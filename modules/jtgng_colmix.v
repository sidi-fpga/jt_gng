==> flow/design.v <==
`timescale 1ns/1ps
module jtgng_colmix(
    input            rst,
    input            clk,
    input            cen6  ,
    input [5:0]      char_pxl,         
    input [6:0]      scr_pxl,
    input [5:0]      obj_pxl,
    input            LVBL,
    input            LHBL,
    output  reg      LHBL_dly,
    output  reg      LVBL_dly,
    input [7:0]      prog_addr,
    input            prom_red_we,
    input            prom_green_we,
    input            prom_blue_we,
    input [3:0]      prom_din,
    input [3:0]      avatar_idx,
    input            pause,
    input [7:0]      AB,
    input            blue_cs,
    input            redgreen_cs,
    input [7:0]      DB,
    output reg [3:0] red,
    output reg [3:0] green,
    output reg [3:0] blue,
    input      [3:0] gfx_en
);
parameter SCRWIN        = 1,
          PALETTE_PROM  = 0,
          PALETTE_RED   = "../../../rom/commando/vtb1.1d",
          PALETTE_GREEN = "../../../rom/commando/vtb2.2d",
          PALETTE_BLUE  = "../../../rom/commando/vtb3.3d";
parameter [1:0] OBJ_PAL = 2'b01;  
reg [7:0] pixel_mux;
wire enable_char = gfx_en[0];
wire enable_scr  = gfx_en[1];
wire obj_blank   = &obj_pxl[3:0];
wire enable_obj  = gfx_en[3];
wire scrwin = SCRWIN ? scr_pxl[6] : 1'b0;
wire [7:0] scr_mux = SCRWIN ? {2'b00, scr_pxl[5:0] } : {1'b0, scr_pxl};
reg  [2:0] obj_sel;  
always @(posedge clk) if(cen6) begin
    obj_sel[2] <= obj_sel[1];
    obj_sel[1] <= obj_sel[0];
    obj_sel[0] <= 1'b0;
    if( char_pxl[1:0]==2'b11 || !enable_char ) begin
        if( obj_blank || !enable_obj || (scrwin&&scr_pxl[2:0]!=3'd0) )
            pixel_mux <= enable_scr ? scr_mux : 8'hff;  
        else begin
            obj_sel[0] <= 1'b1;
            pixel_mux <= {OBJ_PAL, obj_pxl };  
        end
    end
    else begin  
        pixel_mux <= { 2'b11, char_pxl };
    end
end
wire [1:0] pre_BL;
jtgng_sh #(.width(2),.stages(5)) u_hb_dly(
    .clk    ( clk      ),
    .clk_en ( cen6     ),
    .din    ( {LHBL, LVBL}     ),
    .drop   ( pre_BL   )
);
always @(posedge clk) if(cen6) {LHBL_dly, LVBL_dly} <= pre_BL;
wire [3:0] pal_red, pal_green, pal_blue;
generate
if( PALETTE_PROM==1) begin
    jtgng_prom #(.aw(8),.dw(4),.simfile(PALETTE_RED)) u_red(
        .clk    ( clk          ),
        .cen    ( 1'b1         ),
        .data   ( prom_din     ),
        .rd_addr( pixel_mux    ),
        .wr_addr( prog_addr    ),
        .we     ( prom_red_we  ),
        .q      ( pal_red      )
    );
    jtgng_prom #(.aw(8),.dw(4),.simfile(PALETTE_GREEN)) u_green(
        .clk    ( clk          ),
        .cen    ( 1'b1         ),
        .data   ( prom_din     ),
        .rd_addr( pixel_mux    ),
        .wr_addr( prog_addr    ),
        .we     ( prom_green_we),
        .q      ( pal_green    )
    );
    jtgng_prom #(.aw(8),.dw(4),.simfile(PALETTE_BLUE)) u_blue(
        .clk    ( clk          ),
        .cen    ( 1'b1         ),
        .data   ( prom_din     ),
        .rd_addr( pixel_mux    ),
        .wr_addr( prog_addr    ),
        .we     ( prom_blue_we ),
        .q      ( pal_blue     )
    );
end else begin
    wire we_rg = !LVBL && redgreen_cs;
    wire we_b  = !LVBL && blue_cs;
    jtgng_dual_ram #(.aw(8),.simfile("rg_ram.hex")) u_redgreen(
        .clk        ( clk         ),
        .clk_en     ( cen6        ),  
        .data       ( DB          ),
        .rd_addr    ( pixel_mux   ),
        .wr_addr    ( AB          ),
        .we         ( we_rg       ),
        .q          ( {pal_red, pal_green}     )
    );
    jtgng_dual_ram #(.aw(8),.dw(4),.simfile("b_ram.hex")) u_blue(
        .clk        ( clk         ),
        .clk_en     ( cen6        ),  
        .data       ( DB[7:4]     ),
        .rd_addr    ( pixel_mux   ),
        .wr_addr    ( AB          ),
        .we         ( we_b        ),
        .q          ( pal_blue    )
    );
end
endgenerate
wire [11:0] avatar_mux = {pal_red, pal_green, pal_blue};
always @(posedge clk) if (cen6)
    {red, green, blue } <= pre_BL==2'b11 ? avatar_mux : 12'd0;
endmodule  
module jtgng_dual_ram #(parameter dw=8, aw=10, simfile="")(
    input   clk,
    input   clk_en  ,
    input   [dw-1:0] data,
    input   [aw-1:0] rd_addr,
    input   [aw-1:0] wr_addr,
    input   we,
    output reg [dw-1:0] q
);
reg [dw-1:0] mem[0:(2**aw)-1];
always @(posedge clk) begin
    q <= mem[rd_addr];
end
always @(posedge clk) if( clk_en ) begin
    if( we) mem[wr_addr] <= data;
end
endmodule  
module jtgng_sh #(parameter width=5, stages=24 )
(
    input                           clk,
	input 							clk_en,
	input		[width-1:0]			din,
   	output		[width-1:0]			drop
);
reg [stages-1:0] bits[width-1:0];
generate
	genvar i;
    for (i=0; i < width; i=i+1) begin: bit_shifter
        always @(posedge clk) if(clk_en) begin
                bits[i] <= {bits[i][stages-2:0], din[i]};
            end
        assign drop[i] = bits[i][stages-1];
    end
endgenerate
endmodule
---- Tool chain data of jtgng_colmix ----
What the tools print for jtgng_colmix, step after step.
Lines are those of the file above, counted from 1.
Operators carry their Yosys type and port widths (W data, S select, Z words).
Cell names lack the library's common part.
A cell with - has no value.
inputs
  top module .............................. jtgng_colmix
  clock port .............................. clk
  standard-cell library ................... sky130hd
  library corner .......................... tt_025C_1v80

---- After elaboration ----
Counts by Yosys on the flattened word-level netlist (proc, flatten, opt, wreduce). Print and check cells are left out. Cells with the same type and inputs are merged into one.
Memory sizes are those after Yosys's memory passes, which may raise the word count (mostly to a power of two), join words into wider ones and drop unused or constant bits.
word-level totals
  register bits ........................... 32
  input port bits ......................... 66
  memories ................................ 2
  bits in latches ......................... 0
  bits in read-only memories .............. 0
  word-level cells ........................ 41
  memory bits (writable) .................. 3072
  output and inout bits ................... 14
  clocked read ports x word width ......... 12
cells by class
  multiply operators ...................... 0
  shifts and indexed selects .............. 0
  bitwise operators ....................... 0
  divide/modulo/power cells ............... 0
  reductions and logical operators ........ 12
  eq/ne operators ......................... 2
  muxes and demuxes ....................... 15
  $add $sub $neg .......................... 0
  magnitude comparators ................... 0
memories
  name                    words  bits a word  rd ports  wr ports  line  text
  genblk1.u_redgreen.mem  256    8            1         1         133   reg [dw-1:0] mem[0:(2**aw)-1];
  genblk1.u_blue.mem      256    4            1         1         133
operators with widths
  kind                  count
  $mux W8               8
  $mux W4               2
  $mux W6               1
  $eq A2 B2 Y1 const B  2
  $reduce_and A4 Y1     1
  $mux W1               4
  $logic_and A1 B1 Y1   3
  $logic_or A1 B1 Y1    3
  $logic_not A1 Y1      3
  $reduce_and A3 Y1     1
  $reduce_bool A3 Y1    1

---- Longest topological paths ----
Yosys ltp: most cells in a row. Word level: on the elaborated netlist, between registers, memories and ports. Mapped: between sequential cells and ports; inverters and the memories' decode and read muxes count.
logic depth
  depth in word-level cells ............... 5
  ABC_AREA ................................ 0
  depth in mapped cells ................... 12

---- Synthesis result ----
The flow's flattened synthesis, as Yosys stat reports it; memories are mapped. The netlist is that of the ABC_AREA named above (0 if unset); the other value can give another one.
The area totals of this step are shown rounded.
synthesis totals
  cell area after synthesis ............... 0.121 mm^2
  flip-flops .............................. 3116
  cell count .............................. 5827
  buffer cells ............................ 382
cell types
  cell      count  total area (um^2)
  edfxtp_1  3104   9.32E+04
  mux4_2    672    1.51E+04
  nor2_1    597    2.24E+03
  a22oi_1   183    1.37E+03
  mux2i_1   128    1.28E+03
  mux2_2    81     912.125
  clkbuf_1  200    750.72
  o221ai_1  61     534.262
  buf_6     45     506.736
  a21oi_1   99     495.475
  o22ai_1   71     444.176
  nand2_1   96     360.346
  a221oi_1  38     332.819
  buf_2     56     280.269
  buf_4     34     255.245
  o21ai_0   49     245.235
  dfxtp_1   12     240.23
  buf_12    10     200.192
Other cell types: 35; their cells: 291.
The figures by module come from a second, unflattened synthesis with its own total; it is not the netlist above.
second synthesis, totals
  cell total of the unflattened synthesis .. 5899
  area total of the unflattened synthesis .. 0.122 mm^2
Rows give one instance, submodules left out.
modules
  module          area (mm^2)  cells  instances
  jtgng_dual_ram  0.0799       3762   1
  jtgng_dual_ram  0.0407       2052   1
  jtgng_colmix    0.001        73     1
  jtgng_sh        0.000315     12     1

---- Path before layout ----
OpenSTA on the mapped netlist: ideal clock, no wires. The path of least setup slack (recovery checks aside). Input and output delay are each 20% of the period. Register names are those of the netlist, which keeps one name where synthesis merged equal registers.
path post-synthesis
  kind .................................... flip-flop to flip-flop
  start ................................... register pixel_mux[0]
  end ..................................... register genblk1.u_redgreen.q[6]
  required time ........................... 2.391 ns
  setup time .............................. 0.119 ns
  arrival ................................. 2.219 ns
  delay of the path ....................... 2.338 ns
  setup slack ............................. 0.172 ns
  driving pins on the path ................ 10
  period .................................. 2.51 ns
  synthesis period reached ................ 2.338 ns
"delay of the path" is the arrival time less input delay plus setup time.
"driving pins on the path" counts driving pins, that of a launching flip-flop among them; a cell with two outputs on the path counts twice.
"synthesis period reached" = period - worst setup slack (recovery checks aside). The figure is calculated, with input and output delays left at 20% of the set period.
At most two assigning lines are given for a register; there are more.
on the way, post-synthesis
  path through ............................ edfxtp_1 -> buf_6 -> buf_6 -> buf_4 -> clkbuf_1 -> mux4_2 -> a221oi_2 -> o22ai_1 -> nor3_1 -> nor3_1
ends and longest elaborated chain, post-synthesis
  what             line  text
  start, declared  35    reg [7:0] pixel_mux;
  start, assigned  49    pixel_mux <= enable_scr ? scr_mux : 8'hff;
  start, assigned  52    pixel_mux <= {OBJ_PAL, obj_pxl };
  end, declared    131   output reg [dw-1:0] q
Chain of elaborated cells between the ends: none given.

---- Timing after layout ----
From the final timing report of job 1: the path of least setup slack in the routed layout; clock arrival at registers is part of the times.
path post-layout
  kind .................................... flip-flop to flip-flop
  start ................................... register pixel_mux[3]
  end ..................................... register genblk1.u_redgreen.q[7]
  setup slack ............................. -0.59 ns
  setup time .............................. 0.12 ns
  driving pins on the path ................ 10
  required time ........................... 5.06 ns
  arrival ................................. 5.65 ns
  period .................................. 4.24 ns
At most two assigning lines are given for a register; there are more.
on the way, post-layout
  path through ............................ edfxtp_1 -> buf_2 -> clkbuf_4 -> nor3b_1 -> clkbuf_2 -> a22oi_1 -> o31ai_1 -> o221ai_1 -> a22o_1 -> nor3_4
ends and longest elaborated chain, post-layout
  what             line  text
  start, declared  35    reg [7:0] pixel_mux;
  start, assigned  49    pixel_mux <= enable_scr ? scr_mux : 8'hff;
  start, assigned  52    pixel_mux <= {OBJ_PAL, obj_pxl };
  end, declared    131   output reg [dw-1:0] q
Chain of elaborated cells between the ends: none given.

==> results <==
Stored flow runs of jtgng_colmix (2 of them; Yosys, OpenROAD, sky130hd). They differ in their settings and are not a sequence. Constraints: input delay and output delay 20% of the set period each, output load 0.01 pF.
"clock period achieved" is the run's clock period less its worst setup slack. It is reckoned from that one timing run; input and output delays stay at 20% of the period that was set.
"power consumption" rests on the timing tool's default activity at the inputs, not on a simulated workload.
Values from the reports are rounded here.

---- job 1 ----
settings
  period_ns = 4.24
  CORE_UTILIZATION = 22
  SETUP_SLACK_MARGIN = -0.4
  PLACE_DENSITY = 0.36
  CELL_PAD_IN_SITES_DETAIL_PLACEMENT = 1
  GPL_TIMING_DRIVEN = 0
  GPL_ROUTABILITY_DRIVEN = 1
  CTS_CLUSTER_SIZE = 91
  CTS_CLUSTER_DIAMETER = 283
  SLEW_MARGIN = 35
  MIN_ROUTING_LAYER = met2
  MAX_ROUTING_LAYER = met4
  CAP_MARGIN = 20
  CORE_MARGIN = 2
results
  final worst hold slack .................. 0.126 ns
  worst setup slack after layout .......... -0.591 ns
  clock period achieved ................... 4.831 ns
  power consumption ....................... 53.5 mW
  area of the die ......................... 0.555 mm^2
  setup TNS ............................... -14.5 ns
  final design utilization ................ 24.9 %
  area of the synthesized netlist ......... 0.121 mm^2

---- job 2 ----
settings
  period_ns = 2.2
  CORE_UTILIZATION = 53
  SETUP_SLACK_MARGIN = 0.2
  PLACE_DENSITY_LB_ADDON = 0.14
  HOLD_SLACK_MARGIN = -0.05
  CELL_PAD_IN_SITES_GLOBAL_PLACEMENT = 1
  CELL_PAD_IN_SITES_DETAIL_PLACEMENT = 2
  ABC_AREA = 0
  GPL_TIMING_DRIVEN = 0
  CAP_MARGIN = 25
  MIN_ROUTING_LAYER = met2
  CORE_MARGIN = 2
  SLEW_MARGIN = 20
results
  not finished: placement ended with error DPL-0033
